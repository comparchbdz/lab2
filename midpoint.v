==> flow/design.v <==
`timescale 1ns / 1ps
module shiftregister
#(parameter width = 8)
(
input                 clk,                 
input                 peripheralClkEdge,   
input                 parallelLoad,        
input  [width-1:0]    parallelDataIn,      
input                 serialDataIn,        
output [width-1:0] parallelDataOut,     
output             serialDataOut        
);
    reg [width-1:0]      shiftregistermem;
    assign parallelDataOut = shiftregistermem;
    assign serialDataOut = shiftregistermem[width-1];
    always @(posedge clk) begin
        if(peripheralClkEdge) begin
            if (parallelLoad === 0) begin
                shiftregistermem <= shiftregistermem << 1'b1;
                shiftregistermem[0] <= serialDataIn;
            end 
        end
        else begin
            if (parallelLoad === 1) begin
                shiftregistermem <= parallelDataIn;
            end
        end
    end
endmodule
module inputconditioner
(
input 	    clk,             
input	    noisysignal,     
output reg  conditioned,     
output reg  positiveedge,    
output reg  negativeedge     
);
    parameter counterwidth = 3;  
    parameter waittime = 3;      
    reg[counterwidth-1:0] counter = 0;
    reg synchronizer0 = 0;
    reg synchronizer1 = 0;
    always @(posedge clk) begin
        if(conditioned == synchronizer1) begin
            counter <= 0;
            positiveedge <= 0;
            negativeedge <= 0;
        end
        else begin
            if( counter == waittime) begin
                counter <= 0;
                conditioned <= synchronizer1;
                positiveedge <= !conditioned & synchronizer1;
                negativeedge <= conditioned & !synchronizer1;
            end
            else
                counter <= counter+1;
        end
        synchronizer0 <= noisysignal;  
        synchronizer1 <= synchronizer0;  
    end
endmodule
module jkff1
(
    input trigger,
    input j,
    input k,
    output reg q
);
    always @(posedge trigger) begin
        if(j && ~k) begin
            q <= 1'b1;
        end
        else if(k && ~j) begin
            q <= 1'b0;
        end
        else if(k && j) begin
            q <= ~q;
        end
    end
endmodule
module mux2 #( parameter W = 1 )
(
    input[W-1:0]    in0,
    input[W-1:0]    in1,
    input           sel,
    output[W-1:0]   out
);
    assign out = (sel) ? in1 : in0;
endmodule
module midpoint
(
    input        clk,
    input  [3:0] sw,
    input  [3:0] btn,
    output [3:0] led
);
    wire[7:0] leds;
    wire negativeedge;
    wire positiveedge;
    wire conditioned;
    wire res_sel;
    inputconditioner conditioner1(.negativeedge(negativeedge), .clk(clk), .noisysignal(btn[0]));
    inputconditioner conditioner2(.conditioned(conditioned), .clk(clk), .noisysignal(sw[0]));
    inputconditioner conditioner3(.positiveedge(positiveedge), .clk(clk), .noisysignal(sw[1]));
    shiftregister register(
        .parallelDataOut(leds), 
        .clk(clk), 
        .peripheralClkEdge(positiveedge), 
        .parallelDataIn(8'b10100101), 
        .parallelLoad(negativeedge), 
        .serialDataIn(conditioned)
    );
    jkff1 src_sel(.trigger(clk), .j(btn[2]), .k(btn[1]), .q(res_sel));
    mux2 #(4) output_select(.in0(leds[3:0]), .in1(leds[7:4]), .sel(res_sel), .out(led));
endmodule
**From RTL to reports: midpoint**

What the tools print for midpoint, step after step.
Lines are those of the file above, counted from 1.
A cell with - has no value.

- Top: midpoint
- Clock port: clk
- Library: sky130hd
- Library corner: tt_025C_1v80

**After elaboration**

Counts by Yosys on the flattened word-level netlist (proc, flatten, opt, wreduce; memories kept). Register bits leave out memories and registers merged into their read ports (data or address). Print and check cells are left out. Cells with the same type and inputs are merged into one.

- Flip-flop bits (word level): 29
- Output and inout bits: 4

- Equal/unequal tests: 9
- Bitwise logic cells: 8
- Mux-type cells: 9
- Add/sub/neg operators: 3
- Reductions and logical operators: 14

Operators by type and width:

| cell | number |
|---|---|
| two-way mux 7 bit | 3 |
| adder 3 x 1 -> 3 bit (second input constant) | 3 |
| == test 3 x 2 -> 1 bit (second input constant) | 3 |
| AND reduction 2 bit | 4 |
| NOT 1 bit | 6 |
| OR reduction 2 bit | 3 |
| two-way mux 1 bit | 5 |
| nonzero test 2 bit | 2 |
| two-way mux 4 bit | 1 |
| == test 1 bit | 3 |
| logical AND 1 bit | 3 |
| case equality test 1 bit (second input constant) | 2 |
| bitwise AND 1 bit | 2 |
| logical NOT 1 bit | 2 |
| inequality test 2 x 1 -> 1 bit (second input constant) | 1 |

**Longest topological paths**

Depth = most cells in a row (Yosys ltp): at word level without a register or memory, in the mapped netlist without a sequential cell, where the memories' decode and read muxes count.

- Depth in word-level cells: 3
- ABC_AREA: 1
- Mapped depth: 6

**Netlist**

Yosys stat after the flow's synthesis: flattened, memories mapped to cells. It holds for the ABC_AREA given above (unset counts as 0); a run with the other value may have another netlist.
The area totals of this step are shown rounded.

- Synthesis area: 1,100 µm²
- Sequential part of the area: 690 µm²
- Buffer cells: 2
- Mapped cells: 106
- Flip-flop cells: 29

Cells by type:

| cell | number | area in all (µm²) |
|---|---|---|
| sky130_fd_sc_hd__dfxtp_1 | 18 | 360.346 |
| sky130_fd_sc_hd__edfxtp_1 | 11 | 330.317 |
| sky130_fd_sc_hd__ha_1 | 9 | 112.608 |
| sky130_fd_sc_hd__inv_1 | 23 | 86.333 |
| sky130_fd_sc_hd__nand2_1 | 18 | 67.565 |
| sky130_fd_sc_hd__nor2_1 | 12 | 45.043 |
| sky130_fd_sc_hd__a21oi_1 | 4 | 20.019 |
| sky130_fd_sc_hd__nor2_2 | 3 | 18.768 |
| sky130_fd_sc_hd__buf_6 | 1 | 11.261 |
| sky130_fd_sc_hd__nand3_2 | 1 | 10.01 |
| sky130_fd_sc_hd__o21ai_0 | 2 | 10.01 |
| sky130_fd_sc_hd__or2_4 | 1 | 8.758 |
| sky130_fd_sc_hd__xor2_1 | 1 | 8.758 |
| sky130_fd_sc_hd__buf_4 | 1 | 7.507 |
| sky130_fd_sc_hd__nand3_1 | 1 | 5.005 |

**Worst setup path after synthesis**

OpenSTA on the mapped netlist: ideal clock, no wires. The path of least setup slack (recovery checks aside). Input and output delay are each 20% of the period. Register names are those of the netlist, which keeps one name where synthesis merged equal registers.

- Path kind: register -> register
- From: reg conditioner3.positiveedge
- To: reg register.shiftregistermem[0]
- Path delay: 1,267 ps
- Setup time: 375 ps
- Path buffers: 1
- Stages on the path: 3
- Required time: 2,125 ps
- Time at the first pin: 0 ps
- Setup slack: 1,233 ps
- Arrival time: 892 ps
- Clock period: 2,500 ps
- Synthesis period reached: 1,267 ps

"path delay" is the arrival time less input delay plus setup time.
"stages on the path": output pins that drive a net of the path, with the launching flip-flop's if there is one; two outputs of one cell count as two.
"synthesis period reached" = period - worst setup slack (recovery checks aside). The figure is calculated, with input and output delays left at 20% of the set period.
Between the ends stands the longest chain of elaborated cells between them, by number of cells; it is not shown to be the way that was timed. Of several equally long chains one is given.
A line is the first line of the expression or statement that the cell stems from. Yosys adds cells for indexed reads and writes and turns some case tables into memories.
A register here has more assigning lines than the two given.
Only ways into the end's enable, where the timed path ends, are counted here.

- Cells stage by stage: sky130_fd_sc_hd__dfxtp_1 -> sky130_fd_sc_hd__buf_4 -> sky130_fd_sc_hd__xor2_1
- Length of the longest elaborated chain: 2

RTL lines, path post-synthesis:

| element | line | text |
|---|---|---|
| start, declared | 35 | `output reg  positiveedge,` |
| start, assigned | 46 | `positiveedge <= 0;` |
| start, assigned | 53 | `positiveedge <= !conditioned & synchronizer1;` |
| inequality test 2 x 1 -> 1 bit | - |  |
| AND reduction 2 bit | - |  |
| end, assigned | 19 | `shiftregistermem <= shiftregistermem << 1'b1;` |
| end, assigned | 20 | `shiftregistermem[0] <= serialDataIn;` |
| end, declared | 13 | `reg [width-1:0]      shiftregistermem;` |

**Worst path after layout**

Path of least setup slack in the final report of stored run 1 (OpenROAD, finished layout, wires in). Where an end is a register, its clock arrival counts in the times.
The path's times are printed in steps of 10 ps; the period is the one set.

- Path kind: register -> output
- From: reg src_sel.q
- To: out led[3]
- Stages on the path: 4
- Time at the first pin: 270 ps
- Setup slack: 60 ps
- Required time: 1,060 ps
- Path buffers: 2
- External output delay: 260 ps
- Arrival time: 1,000 ps
- Clock period: 1,320 ps

Between the ends stands the longest chain of elaborated cells between them, by number of cells; it is not shown to be the way that was timed. Of several equally long chains one is given.
A register here has more assigning lines than the two given.

- Cells stage by stage: sky130_fd_sc_hd__dfxtp_4 -> sky130_fd_sc_hd__buf_6 -> sky130_fd_sc_hd__o21ai_1 -> sky130_fd_sc_hd__buf_2
- Length of the longest elaborated chain: 1

RTL lines, path post-layout:

| element | line | text |
|---|---|---|
| start, declared | 68 | `output reg q` |
| start, assigned | 72 | `q <= 1'b1;` |
| start, assigned | 78 | `q <= ~q;` |
| two-way mux 4 bit | 89 | `assign out = (sel) ? in1 : in0;` |
| end, declared | 96 | `output [3:0] led` |

## Implementation results

Measured data: module midpoint, platform sky130hd, 2 stored runs of the flow under differing settings, order arbitrary. Input and output delays are each 20% of the period that was set; the output load is 0.01 pF.
"period reached": clock period set for the run, less the worst setup slack. It is reckoned from that one timing run; input and output delays stay at 20% of the period that was set.
"total design power": no workload was simulated; the value follows from the tool's default switching activity.
The measured numbers are rounded.
A setting shown as -- is not set for that run.

| setting or result | stored run 1 | stored run 2 |
|---|---|---|
| period_ns | 1.32 | 2.46 |
| CORE_UTILIZATION | 32 | 33 |
| SETUP_SLACK_MARGIN | 0.27 | 0.49 |
| PLACE_DENSITY_LB_ADDON | 0.03 | -- |
| CORE_ASPECT_RATIO | 1.56 | 1.01 |
| CORE_MARGIN | 3 | 2 |
| ABC_AREA | 1 | -- |
| CTS_CLUSTER_SIZE | 22 | -- |
| CAP_MARGIN | 25 | 20 |
| MIN_ROUTING_LAYER | met1 | -- |
| SLEW_MARGIN | 20 | 20 |
| PLACE_DENSITY | -- | 0.78 |
| CELL_PAD_IN_SITES_GLOBAL_PLACEMENT | -- | 1 |
| TNS_END_PERCENT | -- | 40 |
| MAX_ROUTING_LAYER | -- | met4 |
| period reached (ps) | 1,263 | 1,992 |
| standard-cell area of the final layout (µm²) | 1,600 | 1,300 |
| total design power (µW) | 2,200 | 920 |
| post-synthesis cell area (µm²) | 1,100 | 1,100 |
| lowest setup slack (ps) | 57 | 470 |
| die footprint (µm²) | 4,200 | 3,700 |
